==> flow/design.v <==
module skinny_sbox8_dom1_sni_non_complete ( 
   bo1, bo0,
   si1, si0, r, cycle, clk
   ) ;
   output [7:0] bo1;  
   output [7:0] bo0;  
   input [7:0] 	si1;  
   input [7:0] 	si0;  
   input [7:0]  r;    
   input [23:0] cycle;
   input        clk;
   wire [1:0]   bi7;
   wire [1:0]   bi6;
   wire [1:0]   bi5;
   wire [1:0]   bi4;
   wire [1:0]   bi3;
   wire [1:0]   bi2;
   wire [1:0]   bi1;
   wire [1:0]   bi0;
   wire [1:0]   a7;
   wire [1:0]   a6;
   wire [1:0]   a5;
   wire [1:0]   a4;
   wire [1:0]   a3;
   wire [1:0]   a2;
   wire [1:0]   a1;
   wire [1:0]   a0;
   assign bi0 = {si1[0],si0[0]};
   assign bi1 = {si1[1],si0[1]};
   assign bi2 = {si1[2],si0[2]};
   assign bi3 = {si1[3],si0[3]};
   assign bi4 = {si1[4],si0[4]};
   assign bi5 = {si1[5],si0[5]};
   assign bi6 = {si1[6],si0[6]};
   assign bi7 = {si1[7],si0[7]};
   dom1_sni_sbox8_cfn_nc b764 (a0,bi7,bi6,bi4,cycle[ 5: 0],r[0],clk);
   dom1_sni_sbox8_cfn_nc b320 (a1,bi3,bi2,bi0,cycle[ 5: 0],r[1],clk);
   dom1_sni_sbox8_cfn_nc b216 (a2,bi2,bi1,bi6,cycle[ 5: 0],r[2],clk);
   dom1_sni_sbox8_cfn_nc b015 (a3,a0, a1, bi5,cycle[11: 6],r[3],clk);
   dom1_sni_sbox8_cfn_nc b131 (a4,a1, bi3,bi1,cycle[11: 6],r[4],clk);
   dom1_sni_sbox8_cfn_nc b237 (a5,a2, a3, bi7,cycle[17:12],r[5],clk);
   dom1_sni_sbox8_cfn_nc b303 (a6,a3, a0, bi3,cycle[17:12],r[6],clk);
   dom1_sni_sbox8_cfn_nc b422 (a7,a4, a5, bi2,cycle[23:18],r[7],clk);
   assign {bo1[6],bo0[6]} = a0;
   assign {bo1[5],bo0[5]} = a1;
   assign {bo1[2],bo0[2]} = a2;
   assign {bo1[7],bo0[7]} = a3;
   assign {bo1[3],bo0[3]} = a4;
   assign {bo1[1],bo0[1]} = a5;
   assign {bo1[4],bo0[4]} = a6;
   assign {bo1[0],bo0[0]} = a7;
endmodule  
module dom1_sni_sbox8_cfn_nc ( 
   f,
   x, y, z, cycle, r, clk
   ) ;
   output reg [1:0]        f;
   input [1:0]         x, y, z;
   input [5:0]         cycle;
   input               r, clk;
   wire                s0, s1, s2, s3;
   wire                a0, a1, b0, b1, c0, c1, ri;
   wire                cs0, cs1;  
   wire                cw0, cw1;  
   reg [1:0]           g, t;  
   assign a0 = (cycle[1] || cycle[3]) ? x[0] : 0;
   assign a1 = (cycle[0] || cycle[2]) ? ~x[1] : 0;
   assign b0 = (cycle[1] || cycle[2]) ? y[0] : 0;
   assign b1 = (cycle[0] || cycle[3]) ? ~y[1] : 0;
   assign c0 = cycle [1] ? z[0] : 0;
   assign c1 = cycle [0] ? z[1] : 0;
   assign ri = (cycle[2] || cycle[3]) ? r : 0;
   assign s0 = (cycle[0]) ? (a1 & b1) ^ c1 : 0;
   assign s1 = (cycle[1]) ? (a0 & b0) ^ c0 : 0;
   assign s2 = (cycle[2]) ? (a1 & b0) ^ ri : 0;
   assign s3 = (cycle[3]) ? (a0 & b1) ^ ri : 0;
   assign cw0 = (cycle[4]) ? t[0] ^ g[0] : 0;
   assign cw1 = (cycle[5]) ? t[1] ^ g[1] : 0;
   assign cs0 = (cycle[4]) ? cw0 : 0;
   assign cs1 = (cycle[5]) ? cw1 : 0;
   always @ (posedge clk) begin
      if (cycle[0]) g[1] <= s0;
      if (cycle[1]) g[0] <= s1;
      if (cycle[2]) t[1] <= s2;
      if (cycle[3]) t[0] <= s3;
      if (cycle[4]) f[0] <= cs0;
      if (cycle[5]) f[1] <= cs1;
   end
endmodule  
Reports on skinny_sbox8_dom1_sni_non_complete
What the tools print for skinny_sbox8_dom1_sni_non_complete, step after step.
Lines are those of the file above, counted from 1.
Operators: Yosys type, input widths -> output width; for muxes data width and select width s.
The mark n/a stands for no value.
Design
  top module: skinny_sbox8_dom1_sni_non_complete
  clock port: clk
  library: sky130hd
  corner: tt_025C_1v80

After elaboration
Source: Yosys, flattened and elaborated, memories not mapped. Widths are those after wreduce; folded enables and synchronous resets count as part of the registers. Registers that Yosys merges into a memory's read port (data or address) are not register bits. Print and check cells do not count. Equal cells are merged and count once.
Word-level totals
  bits in registers: 48
  bits of input ports: 49
  output and inout port bits: 16
Cells by class
  reductions and logical operators: 20
  bitwise gates (word level): 91
  mux-type cells: 56
Operators with widths (count)
  $mux 1: 56
  $xor 1x1->1: 48
  $and 1x1->1: 32
  $logic_or 1x1->1: 20
  $not 1->1: 11

Longest topological paths
Longest topological path by Yosys (ltp), each cell counted once; first at word level (registers and memories cut), then after technology mapping (sequential cells cut; the memories' decode and read muxes count).
Depth
  depth after elaboration: 4
  ABC_AREA: 0
  gate-level depth with buffers: 4

Synthesis result
The flow's flattened synthesis, as Yosys stat reports it; memories are mapped. The netlist is that of the ABC_AREA named above (0 if unset); the other value can give another one.
Totals and module areas in this step are rounded.
Mapped netlist
  cells in the netlist: 219
  buffers: 6
  flip-flops: 48
  chip area (Yosys): 2555 um^2
Cells by type
  sky130_fd_sc_hd__edfxtp_1: count 48, total area 1.44E+03 um^2
  sky130_fd_sc_hd__xor2_1: count 19, total area 166.41 um^2
  sky130_fd_sc_hd__xnor2_1: count 10, total area 87.584 um^2
  sky130_fd_sc_hd__a21oi_1: count 14, total area 70.067 um^2
  sky130_fd_sc_hd__o21ai_0: count 13, total area 65.062 um^2
  sky130_fd_sc_hd__nor3b_1: count 8, total area 60.058 um^2
  sky130_fd_sc_hd__nand2_1: count 14, total area 52.55 um^2
  sky130_fd_sc_hd__nor2_1: count 12, total area 45.043 um^2
  sky130_fd_sc_hd__nor2b_1: count 7, total area 43.792 um^2
  sky130_fd_sc_hd__nor3_1: count 8, total area 40.038 um^2
  sky130_fd_sc_hd__nor4_1: count 6, total area 37.536 um^2
  sky130_fd_sc_hd__and3_1: count 5, total area 31.28 um^2
  sky130_fd_sc_hd__a22o_1: count 3, total area 26.275 um^2
  sky130_fd_sc_hd__a31o_2: count 3, total area 26.275 um^2
  sky130_fd_sc_hd__o2bb2ai_1: count 3, total area 26.275 um^2
  sky130_fd_sc_hd__o41ai_1: count 3, total area 26.275 um^2
  sky130_fd_sc_hd__nand2b_1: count 4, total area 25.024 um^2
  sky130_fd_sc_hd__a211oi_1: count 3, total area 22.522 um^2
Not listed: further types 20, cells in them 36.
The figures by module come from a second, unflattened synthesis with its own total; it is not the netlist above.
Second synthesis, totals
  cell total of the unflattened synthesis: 240
  area total of the unflattened synthesis: 2783 um^2
Rows give one instance, submodules left out.
Modules
  dom1_sni_sbox8_cfn_nc: cells 30, area 347.8 um^2, sequential area 180.2 um^2, instances 8
  skinny_sbox8_dom1_sni_non_complete: cells 0, area 0.0 um^2, sequential area 0.0 um^2, instances 1

Path before layout
Path of least setup slack by OpenSTA after synthesis, without wires, with an ideal clock, recovery checks aside; 20% of the period is set as input and as output delay. Where synthesis merged equal registers, the netlist keeps one of their names.
Timing after synthesis
  path kind: register to register
  start: reg b015.f[1]
  end: reg b303.g[1]
  stages: 5
  data arrival time: 976 ps
  buffers on the path: 1
  launch time at the first pin: 0 ps
  setup slack: 520 ps
  period: 1760 ps
  delay of the path: 1239 ps
  period reached after synthesis: 1240 ps
"delay of the path" = arrival - input delay + setup time.
"stages" counts driving pins, that of a launching flip-flop among them; a cell with two outputs on the path counts twice.
"period reached after synthesis" is the clock period less the worst setup slack; recovery checks do not enter. This is arithmetic on one report: input and output delays are still those of the set period (20% each).
Between the ends stands the longest chain of elaborated cells between them, by number of cells; it is not shown to be the way that was timed. Of several equally long chains one is given.
A line is the first line of the expression or statement that the cell stems from. Yosys adds cells for indexed reads and writes and turns some case tables into memories.
Between the ends, after synthesis
  cell sequence: sky130_fd_sc_hd__edfxtp_1 > sky130_fd_sc_hd__buf_2 > sky130_fd_sc_hd__o21a_1 > sky130_fd_sc_hd__o21ai_0 > sky130_fd_sc_hd__o41ai_1
  length of the longest elaborated chain: 4
  elaborated cells on any way between the ends: 4
  those cells by class: mux (1); logic (3)
RTL lines, path after synthesis
  start, declared: line 57  | output reg [1:0]        f;
  start, assigned: line 87  | if (cycle[5]) f[1] <= cs1;
  $not 1->1: line 67  | assign a1 = (cycle[0] || cycle[2]) ? ~x[1] : 0;
  $mux 1: line 67
  $and 1x1->1: line 73  | assign s0 = (cycle[0]) ? (a1 & b1) ^ c1 : 0;
  $xor 1x1->1: line 73
  end, assigned: line 82  | if (cycle[0]) g[1] <= s0;
  end, declared: line 65  | reg [1:0]           g, t;

Worst path after layout
Path of least setup slack in the final report of flow run B (OpenROAD, finished layout, wires in). Where an end is a register, its clock arrival counts in the times.
The path's times are printed in steps of 10 ps; the period is the one set.
Timing after layout
  path kind: register to output
  start: reg b320.f[0]
  end: out bo0[5]
  stages: 2
  period: 1950 ps
  setup slack: 140 ps
  data arrival time: 1420 ps
  launch time at the first pin: 300 ps
  buffers on the path: 1
  external output delay: 390 ps
Between the ends, after layout
  cell sequence: sky130_fd_sc_hd__edfxtp_1 > sky130_fd_sc_hd__clkdlybuf4s50_1
  length of the longest elaborated chain: 0
  elaborated cells on any way between the ends: 0
  source lines of those cells: 0
RTL lines, path after layout
  start, declared: line 57  | output reg [1:0]        f;
  start, assigned: line 86  | if (cycle[4]) f[0] <= cs0;
  end, declared: line 6  | output [7:0] bo0;

Lab notebook: skinny_sbox8_dom1_sni_non_complete

skinny_sbox8_dom1_sni_non_complete through Yosys and OpenROAD on sky130hd: 2 stored runs, unordered, with their settings and measured results. The constraints put input and output delay at 20% of the set period each and load the outputs with 0.01 pF.
"achieved clock period" means the clock period less the worst setup slack. The figure is calculated, with input and output delays left at 20% of the set period.
"worst setup path time" is the time allowed to the run's worst setup path (the clock period less input and output delay, where it has them) less its slack. Clock arrival times count: a late capture clock shortens it, a late launch clock lengthens it.
"power" is the tool's figure for a default switching activity; nothing was simulated.
"worst setup path time" is known to 10 ps.
The results are shown rounded.

Flow run A
==> flow/run.sh <==
#!/bin/bash
# the make line also repeats the synthesis and layout settings of config.mk as NAME=value (left out here)
make -C /OpenROAD-flow-scripts/flow DESIGN_CONFIG=/design/flow/config.mk WORK_HOME=/design/flow/orfs CLKGATE_MAP_FILE= finish
==> flow/config.mk <==
export PLATFORM = sky130hd
export DESIGN_NAME = skinny_sbox8_dom1_sni_non_complete
export DESIGN_NICKNAME = skinny_sbox8_dom1_sni_non_complete
export VERILOG_FILES = /design/flow/design.v
export SDC_FILE = /design/flow/constraint.sdc
export NUM_CORES = 4
export LEC_CHECK = 0
export ABC_AREA = 0
export CAP_MARGIN = 20
export CELL_PAD_IN_SITES_DETAIL_PLACEMENT = 0
export CELL_PAD_IN_SITES_GLOBAL_PLACEMENT = 3
export CORE_MARGIN = 2
export CORE_UTILIZATION = 66
export CTS_CLUSTER_SIZE = 55
export GPL_ROUTABILITY_DRIVEN = 0
export GPL_TIMING_DRIVEN = 0
export MAX_ROUTING_LAYER = met5
export MIN_ROUTING_LAYER = met1
export PLACE_DENSITY_LB_ADDON = 0.18
export SETUP_SLACK_MARGIN = 0.3
export SLEW_MARGIN = 25
==> flow/constraint.sdc <==
create_clock -name core_clock -period 1.26 [get_ports {clk}]
set_input_delay 0.2520 -clock core_clock [delete_from_list [all_inputs] [get_ports {clk}]]
set_output_delay 0.2520 -clock core_clock [all_outputs]
set_load 0.01 [all_outputs]

==> results of flow run A <==
did not finish, placement stopped with FLW-0024

Flow run B
==> flow/run.sh <==
#!/bin/bash
# the make line also repeats the synthesis and layout settings of config.mk as NAME=value (left out here)
make -C /OpenROAD-flow-scripts/flow DESIGN_CONFIG=/design/flow/config.mk WORK_HOME=/design/flow/orfs CLKGATE_MAP_FILE= finish
==> flow/config.mk <==
export PLATFORM = sky130hd
export DESIGN_NAME = skinny_sbox8_dom1_sni_non_complete
export DESIGN_NICKNAME = skinny_sbox8_dom1_sni_non_complete
export VERILOG_FILES = /design/flow/design.v
export SDC_FILE = /design/flow/constraint.sdc
export NUM_CORES = 4
export LEC_CHECK = 0
export CAP_MARGIN = 20
export CELL_PAD_IN_SITES_DETAIL_PLACEMENT = 2
export CORE_ASPECT_RATIO = 1.11
export CORE_MARGIN = 2
export CORE_UTILIZATION = 40
export CTS_CLUSTER_SIZE = 75
export GPL_TIMING_DRIVEN = 1
export MAX_ROUTING_LAYER = met4
export PLACE_DENSITY_LB_ADDON = 0.04
export SLEW_MARGIN = 20
==> flow/constraint.sdc <==
create_clock -name core_clock -period 1.95 [get_ports {clk}]
set_input_delay 0.3900 -clock core_clock [delete_from_list [all_inputs] [get_ports {clk}]]
set_output_delay 0.3900 -clock core_clock [all_outputs]
set_load 0.01 [all_outputs]

==> results of flow run B <==
chip area after synthesis (Yosys): 2555 um^2
die area: 7043 um^2
standard-cell area of the final layout: 3463 um^2
utilization: 56.3%
worst setup slack after layout: 141 ps
total negative slack: 0 ps
worst hold slack: 573 ps
power: 2.545 mW
achieved clock period: 1809 ps
worst setup path time: 1420 ps
worst setup path kind: register to output
